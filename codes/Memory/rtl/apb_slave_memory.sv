==> flow/design.v <==
module apb_slave_memory (
  input presetn,
  input pclk,
  input psel,
  input penable,
  input pwrite,
  input [31:0] paddr, pwdata,
  output reg [31:0] prdata,
  output reg pready, pslverr
);
  reg [31:0] mem [32];
  typedef enum {idle = 0, setup = 1, access = 2, transfer = 3} state_type;
  state_type state = idle; 
  always@(posedge pclk)
    begin
      if(presetn == 1'b0)  
        begin
        state <= idle;
        prdata <= 32'h00000000;
        pready <= 1'b0;
        pslverr <= 1'b0;
        for(int i = 0; i < 32; i++) 
        begin
          mem[i] <= 0;
        end
       end 
      else 
        begin
      case(state)
      idle : 
      begin
        prdata <= 32'h00000000;
        pready <= 1'b0;
        pslverr <= 1'b0;
        state   <= setup;
      end
      setup:  
      begin
           if(psel == 1'b1)
             state <= access;
           else
             state <= setup;
      end
      access: 
      begin 
        if(pwrite && penable) 
          begin
            if(paddr < 32) 
            begin
            mem[paddr] <= pwdata;
            state <= transfer;
            pslverr <= 1'b0;
            pready  <= 1'b1;
            end
            else 
            begin
            state <= transfer;
            pready <= 1'b1;
            pslverr <= 1'b1;
            end
          end
        else if (!pwrite && penable)
            begin
            if(paddr < 32) 
            begin
            prdata <= mem[paddr];
            state <= transfer;
            pready <= 1'b1;
            pslverr <= 1'b0;
            end
            else 
            begin
            state <= transfer;
            pready <= 1'b1;
            pslverr <= 1'b1;
            prdata <= 32'hxxxxxxxx;
            end
          end
        else
           state <= setup;
       end  
        transfer: begin
          state <= setup;
          pready <= 1'b0;
          pslverr <= 1'b0;
        end
      default : state <= idle;
      endcase
    end
  end
endmodule
# Reports on apb_slave_memory
# The steps from the RTL of apb_slave_memory to its reports follow in flow order.
# Lines are those of the file above, counted from 1.
# Operators: Yosys type, input widths -> output width; for muxes data width and select width s.
# Cell names lack the library's common part.
setup:
  top_module: "apb_slave_memory"
  clock_port: "pclk"
  cell_library: "sky130hd"
  lib_corner: "tt_025C_1v80"

# Word-level counts
# Yosys after proc, flatten, opt, wreduce and memory -nomap, before mapping. Memory bits, and registers merged into a memory's read port (data or address), are not among the register bits. Print and check cells are not counted. Equal cells are merged and count once.
# Yosys's memory passes give these memory sizes; they may raise the number of words (mostly to a power of two), join words into wider ones and drop unused or constant bits.
op_classes:
  compare: 1
  equal: 6
  muxes: 28
  reduce_logical: 9
ops:
  columns: ["operator", "n"]
  rows:
  - ["$mux 32", 7]
  - ["$pmux 32 s3", 1]
  - ["$eq 32x2->1 const B", 2]
  - ["$pmux 32 s2", 1]
  - ["$eq 32x1->1 const B", 1]
  - ["$lt 32x6->1 const B", 1]
  - ["$logic_not 32->1", 1]
  - ["$mux 5", 4]
  - ["$mux 1", 10]
  - ["$mux 2", 3]
  - ["$ne 2x2->1 const B", 2]
  - ["$reduce_bool 2->1", 2]
  - ["$pmux 1 s2", 2]
  - ["$ne 3x3->1 const B", 1]
  - ["$reduce_and 3->1", 1]
  - ["$logic_and 1x1->1", 2]
  - ["$reduce_and 2->1", 1]
  - ["$reduce_or 2->1", 1]
  - ["$logic_not 1->1", 1]
bits:
  ff_bits: 66
  ram_bits: 1024
  memories: 1
  inputBits: 69
  elab_cells: 49
memory_table:
  columns: ["memory", "size", "word_bits", "line_no", "source"]
  rows:
  - ["mem", 32, 32, 11, "reg [31:0] mem [32];"]

# Logic depth
# Yosys ltp: most cells in a row. Word level: on the elaborated netlist, between registers, memories and ports. Mapped: between sequential cells and ports; inverters and the memories' decode and read muxes count.
logic_depth:
  word_depth: 5
  ABC_AREA: 0
  ltp_mapped: 9
  ltp_nobuf: 7

# Mapped cells and area
# Source: synth_stat.txt of the flow (Yosys; design flattened, memories mapped). It holds for the ABC_AREA given above (unset counts as 0); a run with the other value may have another netlist.
by_type:
  columns: ["cell_type", "n", "type_area_um2"]
  rows:
  - ["edfxtp_1", 1024, 3.07E+04]
  - ["and2_1", 1025, 6412.4]
  - ["mux2i_1", 512, 5.12E+03]
  - ["o22ai_1", 256, 1.6E+03]
  - ["clkbuf_1", 259, 972.182]
  - ["dfxtp_1", 36, 720.691]
  - ["nor4_1", 66, 412.896]
  - ["a22o_1", 32, 280.269]
  - ["clkbuf_2", 36, 180.173]
  - ["o21ai_0", 32, 160.154]
  - ["nand2_1", 39, 146.39]
  - ["buf_2", 23, 115.11]
  - ["buf_4", 12, 90.086]
  - ["nor2_2", 12, 75.072]
  - ["nand4bb_1", 6, 67.565]
  - ["nor2_1", 18, 67.565]
  - ["nor4_2", 4, 50.048]
  - ["nor2_4", 4, 45.043]
# Not listed: further types 21, cells in them 49.
synth_totals:
  cell_count: 3445
  synth_area_um2: 47626.9
  seq_area_um2: 31470.2
  ff_cells: 1060
  buffers: 333

# Timing after synthesis
# Source: OpenSTA report_checks on the synthesized netlist (no wires, ideal clock, input and output delay 20% of the period each), path of least setup slack; recovery checks are left aside. Register names are those of the netlist, which keeps one name where synthesis merged equal registers.
synth_timing:
  path_kind: "input port to flip-flop"
  from: "in paddr[14]"
  to: "mem mem[31][0]"
  tclk_ns: 5.82
  setup_ns: 0.466
  launch_ns: 1.164
  arrival_time_ns: 4.702
  required_time_ns: 5.354
  setup_slack_ns: 0.652
  path_delay_ns: 4.004
  path_stages: 6
  path_buffers: 2
  period_less_setup_slack_ns: 5.168
# "path_delay_ns" is the arrival time less input delay plus setup time.
# "path_stages": output pins that drive a net of the path, with the launching flip-flop's if there is one; two outputs of one cell count as two.
# "period_less_setup_slack_ns" = period - worst setup slack (recovery checks aside). The figure is calculated, with input and output delays left at 20% of the set period.
# Between the ends stands the longest chain of elaborated cells between them, by number of cells; it is not shown to be the way that was timed. Of several equally long chains one is given.
# Each line given opens the expression or statement behind the cell; cells for indexed reads and writes are added by Yosys, which also makes memories of some case tables.
# Only ways into the end's enable, where the timed path ends, are counted here.
synth_via:
  path_cell_list: "nor4_1 > nand3_1 > or4_1 > buf_2 > buf_6 > o21ai_0"
  elab_chain_len: 5
  cone_cells: 9
synth_lines:
  columns: ["item", "line_no", "source"]
  rows:
  - ["from (decl)", 7, "input [31:0] paddr, pwdata,"]
  - ["$lt 32x6->1", 48, "if(paddr < 32)"]
  - ["$mux 5", 48, null]
  - ["$mux 5", 46, "if(pwrite && penable)"]
  - ["$mux 5", 29, "case(state)"]
  - ["$mux 5", 16, "if(presetn == 1'b0)"]
  - ["to (decl)", 11, "reg [31:0] mem [32];"]

# Worst path after layout
# From the final timing report of stored run 1: the path of least setup slack in the routed layout; clock arrival at registers is part of the times.
layout_timing:
  path_kind: "input port to flip-flop"
  from: "in paddr[3]"
  to: "reg prdata[26]"
  tclk_ns: 3.11
  setup_ns: 0.09
  launch_ns: 0.62
  arrival_time_ns: 3.41
  required_time_ns: 3.72
  setup_slack_ns: 0.32
  path_stages: 11
  path_buffers: 6
# Between the ends stands the longest chain of elaborated cells between them, by number of cells; it is not shown to be the way that was timed. Of several equally long chains one is given.
# At most two assigning lines are given for a register; there are more.
layout_via:
  path_cell_list: "clkdlybuf4s50_1 > buf_12 > buf_4 > nand4b_1 > buf_12 > buf_4 > buf_4 > o22ai_1 > nor4_2 > nand2_1 > a22o_1"
  elab_chain_len: 5
  cone_cells: 6
layout_lines:
  columns: ["item", "line_no", "source"]
  rows:
  - ["from (decl)", 7, "input [31:0] paddr, pwdata,"]
  - ["$lt 32x6->1", 64, "if(paddr < 32)"]
  - ["$mux 32", 64, null]
  - ["$mux 32", 62, "else if (!pwrite && penable)"]
  - ["$mux 32", 46, "if(pwrite && penable)"]
  - ["$pmux 32 s2", 29, "case(state)"]
  - ["to (assign)", 32, "prdata <= 32'h00000000;"]
  - ["to (assign)", 66, "prdata <= mem[paddr];"]
  - ["to (decl)", 8, "output reg [31:0] prdata,"]

Memo
Re: implementation data of apb_slave_memory

2 stored runs of apb_slave_memory in the flow (synthesis by Yosys, layout by OpenROAD, sky130hd cells), in arbitrary order. Constraints: input delay and output delay 20% of the set period each, output load 0.01 pF.
By "achievedPeriod_ns" is meant the clock period of the run minus its worst setup slack. This is arithmetic on one report: input and output delays are still those of the set period (20% each).
"power_total_mw" rests on the timing tool's default activity at the inputs, not on a simulated workload.

--- stored run 1 ---
==> flow/run.sh <==
#!/bin/bash
# the make line also repeats the synthesis and layout settings of config.mk as NAME=value (left out here)
make -C /OpenROAD-flow-scripts/flow DESIGN_CONFIG=/design/flow/config.mk WORK_HOME=/design/flow/orfs CLKGATE_MAP_FILE= finish
==> flow/config.mk <==
export PLATFORM = sky130hd
export DESIGN_NAME = apb_slave_memory
export DESIGN_NICKNAME = apb_slave_memory
export VERILOG_FILES = /design/flow/design.v
export SDC_FILE = /design/flow/constraint.sdc
export NUM_CORES = 4
export LEC_CHECK = 0
export ABC_AREA = 0
export CAP_MARGIN = 20
export CELL_PAD_IN_SITES_DETAIL_PLACEMENT = 1
export CELL_PAD_IN_SITES_GLOBAL_PLACEMENT = 0
export CORE_ASPECT_RATIO = 0.86
export CORE_MARGIN = 10
export CORE_UTILIZATION = 34
export CTS_CLUSTER_DIAMETER = 360
export CTS_CLUSTER_SIZE = 24
export GPL_ROUTABILITY_DRIVEN = 0
export GPL_TIMING_DRIVEN = 1
export MAX_ROUTING_LAYER = met5
export PLACE_DENSITY = 0.48
export SLEW_MARGIN = 5
==> flow/constraint.sdc <==
create_clock -name core_clock -period 3.11 [get_ports {pclk}]
set_input_delay 0.6220 -clock core_clock [delete_from_list [all_inputs] [get_ports {pclk}]]
set_output_delay 0.6220 -clock core_clock [all_outputs]
set_load 0.01 [all_outputs]

==> results, as YAML <==
results:
  yosys_chip_area_um2: 47626.9
  design.die.area_um2: 155492.0
  util_pct: 40.2
  worstSetupSlack_ns: 0.315
  fin_tns_ns: 0.000
  worst_hold_slack_ns: 0.426
  power_total_mw: 26.234
  achievedPeriod_ns: 2.795

--- stored run 2 ---
==> flow/run.sh <==
#!/bin/bash
# the make line also repeats the synthesis and layout settings of config.mk as NAME=value (left out here)
make -C /OpenROAD-flow-scripts/flow DESIGN_CONFIG=/design/flow/config.mk WORK_HOME=/design/flow/orfs CLKGATE_MAP_FILE= finish
==> flow/config.mk <==
export PLATFORM = sky130hd
export DESIGN_NAME = apb_slave_memory
export DESIGN_NICKNAME = apb_slave_memory
export VERILOG_FILES = /design/flow/design.v
export SDC_FILE = /design/flow/constraint.sdc
export NUM_CORES = 4
export LEC_CHECK = 0
export CAP_MARGIN = 20
export CORE_MARGIN = 2
export CORE_UTILIZATION = 40
export SLEW_MARGIN = 20
==> flow/constraint.sdc <==
create_clock -name core_clock -period 6.32 [get_ports {pclk}]
set_input_delay 1.2640 -clock core_clock [delete_from_list [all_inputs] [get_ports {pclk}]]
set_output_delay 1.2640 -clock core_clock [all_outputs]
set_load 0.01 [all_outputs]

==> results, as YAML <==
results:
  yosys_chip_area_um2: 47626.9
  design.die.area_um2: 121843.0
  util_pct: 46.0
  worstSetupSlack_ns: 1.985
  fin_tns_ns: 0.000
  worst_hold_slack_ns: 0.490
  power_total_mw: 15.208
  achievedPeriod_ns: 4.335
